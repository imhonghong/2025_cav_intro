==> flow/design.v <==
`timescale 1ns/1ps
module TOP #(
    localparam int WIDTH = 16,
    localparam int DEPTH = 8,
    localparam int AW    = $clog2(DEPTH)
) (
    input  logic                clk,
    input  logic                rstN,          
    input  logic                write_en,      
    input  logic                read_en,       
    input  logic [WIDTH-1:0]    write_data,
    output logic [WIDTH-1:0]    read_data,     
    output logic                empty,
    output logic                full
);
    logic [WIDTH-1:0] mem [0:DEPTH-1];
    logic [AW-1:0]  wr_ptr, rd_ptr, wr_ptr_n, rd_ptr_n;
    logic [AW:0]    count,  count_n;
    logic           do_write, do_read;
    assign empty = (count == 0);
    assign full  = (count == DEPTH);
    assign do_write = write_en && (count != DEPTH || read_en);
    assign do_read  = read_en  && (count != 0     || write_en);
    assign read_data = (empty && read_en && write_en) ? write_data
                                                      : mem[rd_ptr];
    always_comb begin
        wr_ptr_n = wr_ptr;
        rd_ptr_n = rd_ptr;
        count_n  = count + (do_write ? 1 : 0) - (do_read ? 1 : 0);
        if (do_write)
            wr_ptr_n = (wr_ptr == DEPTH-1) ? '0 : wr_ptr + 1;
        if (do_read)
            rd_ptr_n = (rd_ptr == DEPTH-1) ? '0 : rd_ptr + 1;
    end
    always_ff @(posedge clk or negedge rstN) begin
        if (!rstN) begin
            wr_ptr <= '0;
            rd_ptr <= '0;
            count  <= '0;
        end else begin
            if (do_write) begin
                mem[wr_ptr] <= write_data;
            end
            wr_ptr <= wr_ptr_n;
            rd_ptr <= rd_ptr_n;
            count  <= count_n;
        end
    end
endmodule
* From RTL to reports: TOP
The steps from the RTL of TOP to its reports follow in flow order. Lines are those of the file above, counted from 1. Operators: Yosys type, input widths -> output width; for muxes data width and select width s. Cell names lack the library's common part. A cell with -- has no value.
Inputs: top TOP, clock clk, cell library sky130hd, library corner tt_025C_1v80

* Word-level counts
Counts by Yosys on the flattened word-level netlist (proc, flatten, opt, wreduce). Print and check cells are left out. Cells with the same type and inputs are merged into one.
Storage and ports: flip-flop bits (word level) 138, input bits 20, output and inout bits 18, word-level cells 55
Operators by class: add/sub/neg operators 4, eq/ne operators 16, muxes and demuxes 6, reductions and logical operators 18
Operators with widths (number):
- $pmux 16 s8 | 1
- $eq 3x3->1 const B | 8
- $reduce_and 3->1 | 8
- $mux 16 | 1
- $eq 3x2->1 const B | 4
- $add 3x1->3 const B | 2
- $eq 3x1->1 const B | 2
- $logic_not 3->1 | 2
- $mux 3 | 2
- $logic_and 1x1->1 | 4
- $add 4x1->4 | 1
- $sub 4x1->4 | 1
- $eq 4x4->1 const B | 1
- $ne 4x4->1 const B | 1
- $logic_not 4->1 | 1
- $reduce_bool 4->1 | 1
- $logic_or 1x1->1 | 2
- $mux 1 | 2

* Logic depth
Yosys ltp: most cells in a row. Word level: on the elaborated netlist, between registers, memories and ports. Mapped: between sequential cells and ports; inverters and the memories' decode and read muxes count.
Depth: word-level depth 6, ABC_AREA 0, mapped depth 11, mapped depth without buffers 11

* Synthesis result
The flow's flattened synthesis, as Yosys stat reports it; memories are mapped. The netlist is that of the ABC_AREA named above (0 if unset); the other value can give another one. The area totals of this step are shown rounded.
Mapped netlist: cell count 351, mapped area 5700 um^2, flip-flop cells 138
Cells by type:
- edfxtp_1 | number 128, total area 3.84E+03 um^2
- dfrtp_1 | number 10, total area 250.24 um^2
- ha_1 | number 18, total area 225.216 um^2
- mux2_2 | number 17, total area 191.434 um^2
- o211a_1 | number 15, total area 150.144 um^2
- a221oi_1 | number 17, total area 148.893 um^2
- a22o_1 | number 16, total area 140.134 um^2
- a22oi_1 | number 16, total area 120.115 um^2
- o21ai_0 | number 18, total area 90.086 um^2
- o21ai_1 | number 15, total area 75.072 um^2
- nand2_1 | number 19, total area 71.318 um^2
- inv_1 | number 12, total area 45.043 um^2
- and3_1 | number 7, total area 43.792 um^2
- buf_2 | number 8, total area 40.038 um^2
- clkbuf_1 | number 9, total area 33.782 um^2
- fa_1 | number 1, total area 20.019 um^2
- xor2_1 | number 2, total area 17.517 um^2
- o41ai_2 | number 1, total area 16.266 um^2
Other cell types: 19; their cells: 22.

* Path before layout
Path of least setup slack by OpenSTA after synthesis, without wires, with an ideal clock, recovery checks aside; 20% of the period is set as input and as output delay. Where synthesis merged equal registers, the netlist keeps one of their names.
Path after synthesis: path type register to output, start point register rd_ptr[2], end point output port read_data[10], clock period 6.2 ns, time at the first pin 0.000 ns, arrival time 2.117 ns, data required time 4.960 ns, slack 2.843 ns, delay of the path 2.117 ns, stages on the path 11, path buffers 4, synthesis period reached 3.357 ns
"delay of the path" is the arrival time less input delay plus setup time. A path that ends at an output port has no setup time. "stages on the path": output pins that drive a net of the path, with the launching flip-flop's if there is one; two outputs of one cell count as two. "synthesis period reached" = period - worst setup slack (recovery checks aside). The figure is calculated, with input and output delays left at 20% of the set period. The rows between start and end are the longest chain of elaborated cells between them; the timing report does not say that the signal goes this way. Where chains are equally long, one stands for them. A line is the first line of the expression or statement that the cell stems from. Yosys adds cells for indexed reads and writes and turns some case tables into memories.
On the way, after synthesis: path through dfrtp_1 > buf_2 > inv_2 > clkbuf_1 > ha_1 > buf_2 > clkbuf_1 > a22o_1 > a221oi_1 > o211a_1 > o21ai_1, length of the longest elaborated chain 3, elaborated cells between the ends (all ways) 10, classes of those cells eq/ne (7); mux (2); reduce/logical (1)
RTL lines, path after synthesis:
- start, declared | line 17 | logic [AW-1:0]  wr_ptr, rd_ptr, wr_ptr_n, rd_ptr_n;
- start, assigned | line 38 | rd_ptr <= '0;
- start, assigned | line 45 | rd_ptr <= rd_ptr_n;
- $eq 3x3->1 | line 25 | : mem[rd_ptr];
- $pmux 16 s8 | line 25
- $mux 16 | line 24 | assign read_data = (empty && read_en && write_en) ? write_data
- end, declared | line 12 | output logic [WIDTH-1:0]    read_data,

* Worst path after layout
Path of least setup slack in the final report of run 1 (OpenROAD, finished layout, wires in). Where an end is a register, its clock arrival counts in the times.
Path post-layout: path type register to output, start point register rd_ptr[1], end point output port read_data[5], clock period 3.89 ns, time at the first pin 0.42 ns, arrival time 2.43 ns, data required time 3.11 ns, slack 0.68 ns, stages on the path 10, path buffers 3
The rows between start and end are the longest chain of elaborated cells between them; the timing report does not say that the signal goes this way. Where chains are equally long, one stands for them.
On the way, post-layout: path through dfrtp_2 > ha_4 > ha_4 > buf_12 > buf_16 > a22o_1 > a221oi_4 > o211a_1 > o21ai_1 > buf_2, length of the longest elaborated chain 3, elaborated cells between the ends (all ways) 10, classes of those cells eq/ne (7); mux (2); reduce/logical (1)
RTL lines, path post-layout:
- start, declared | line 17 | logic [AW-1:0]  wr_ptr, rd_ptr, wr_ptr_n, rd_ptr_n;
- start, assigned | line 38 | rd_ptr <= '0;
- start, assigned | line 45 | rd_ptr <= rd_ptr_n;
- $eq 3x3->1 | line 25 | : mem[rd_ptr];
- $pmux 16 s8 | line 25
- $mux 16 | line 24 | assign read_data = (empty && read_en && write_en) ? write_data
- end, declared | line 12 | output logic [WIDTH-1:0]    read_data,

==> runs of TOP <==
Measured data: module TOP, platform sky130hd, 2 stored runs of the flow under differing settings, order arbitrary. Input and output delays are each 20% of the period that was set; the output load is 0.01 pF.
"time on the worst setup path": the worst setup path's part of the clock period (all of it between registers, 20% less for each end at a port) less its slack. A launch clock that arrives late makes it longer, a capture clock that arrives late makes it shorter.
"power consumption" rests on the timing tool's default activity at the inputs, not on a simulated workload.
Measured values are rounded.

[run 1] flow files
==> flow/run.sh <==
#!/bin/bash
# the make line also repeats the synthesis and layout settings of config.mk as NAME=value (left out here)
make -C /OpenROAD-flow-scripts/flow DESIGN_CONFIG=/design/flow/config.mk WORK_HOME=/design/flow/orfs CLKGATE_MAP_FILE= finish
==> flow/config.mk <==
export PLATFORM = sky130hd
export DESIGN_NAME = TOP
export DESIGN_NICKNAME = TOP
export VERILOG_FILES = /design/flow/design.v
export SDC_FILE = /design/flow/constraint.sdc
export NUM_CORES = 4
export LEC_CHECK = 0
export CAP_MARGIN = 20
export CELL_PAD_IN_SITES_GLOBAL_PLACEMENT = 0
export CORE_ASPECT_RATIO = 0.51
export CORE_MARGIN = 2
export CORE_UTILIZATION = 62
export GPL_ROUTABILITY_DRIVEN = 1
export GPL_TIMING_DRIVEN = 1
export MAX_ROUTING_LAYER = met4
export PLACE_DENSITY_LB_ADDON = 0.1
export SETUP_SLACK_MARGIN = 0.92
export SLEW_MARGIN = 35
export TNS_END_PERCENT = 85
==> flow/constraint.sdc <==
create_clock -name core_clock -period 3.89 [get_ports {clk}]
set_input_delay 0.7780 -clock core_clock [delete_from_list [all_inputs] [get_ports {clk}]]
set_output_delay 0.7780 -clock core_clock [all_outputs]
set_load 0.01 [all_outputs]

[run 1] result: final utilization 0.84; power consumption 0.0062 W; die outline area 10,000 um^2; standard-cell area after layout 7,300 um^2; area of the synthesized netlist 5,700 um^2; time on the worst setup path 2.43 ns; worst setup path kind register to output; setup slack of the critical path 0.68 ns

[run 2] flow files
==> flow/run.sh <==
#!/bin/bash
# the make line also repeats the synthesis and layout settings of config.mk as NAME=value (left out here)
make -C /OpenROAD-flow-scripts/flow DESIGN_CONFIG=/design/flow/config.mk WORK_HOME=/design/flow/orfs CLKGATE_MAP_FILE= finish
==> flow/config.mk <==
export PLATFORM = sky130hd
export DESIGN_NAME = TOP
export DESIGN_NICKNAME = TOP
export VERILOG_FILES = /design/flow/design.v
export SDC_FILE = /design/flow/constraint.sdc
export NUM_CORES = 4
export LEC_CHECK = 0
export CAP_MARGIN = 20
export CORE_MARGIN = 2
export CORE_UTILIZATION = 40
export SLEW_MARGIN = 20
==> flow/constraint.sdc <==
create_clock -name core_clock -period 2.31 [get_ports {clk}]
set_input_delay 0.4620 -clock core_clock [delete_from_list [all_inputs] [get_ports {clk}]]
set_output_delay 0.4620 -clock core_clock [all_outputs]
set_load 0.01 [all_outputs]

[run 2] result: final utilization 0.56; power consumption 0.01 W; die outline area 15,000 um^2; standard-cell area after layout 7,800 um^2; area of the synthesized netlist 5,700 um^2; time on the worst setup path 2.29 ns; worst setup path kind register to output; setup slack of the critical path -0.44 ns
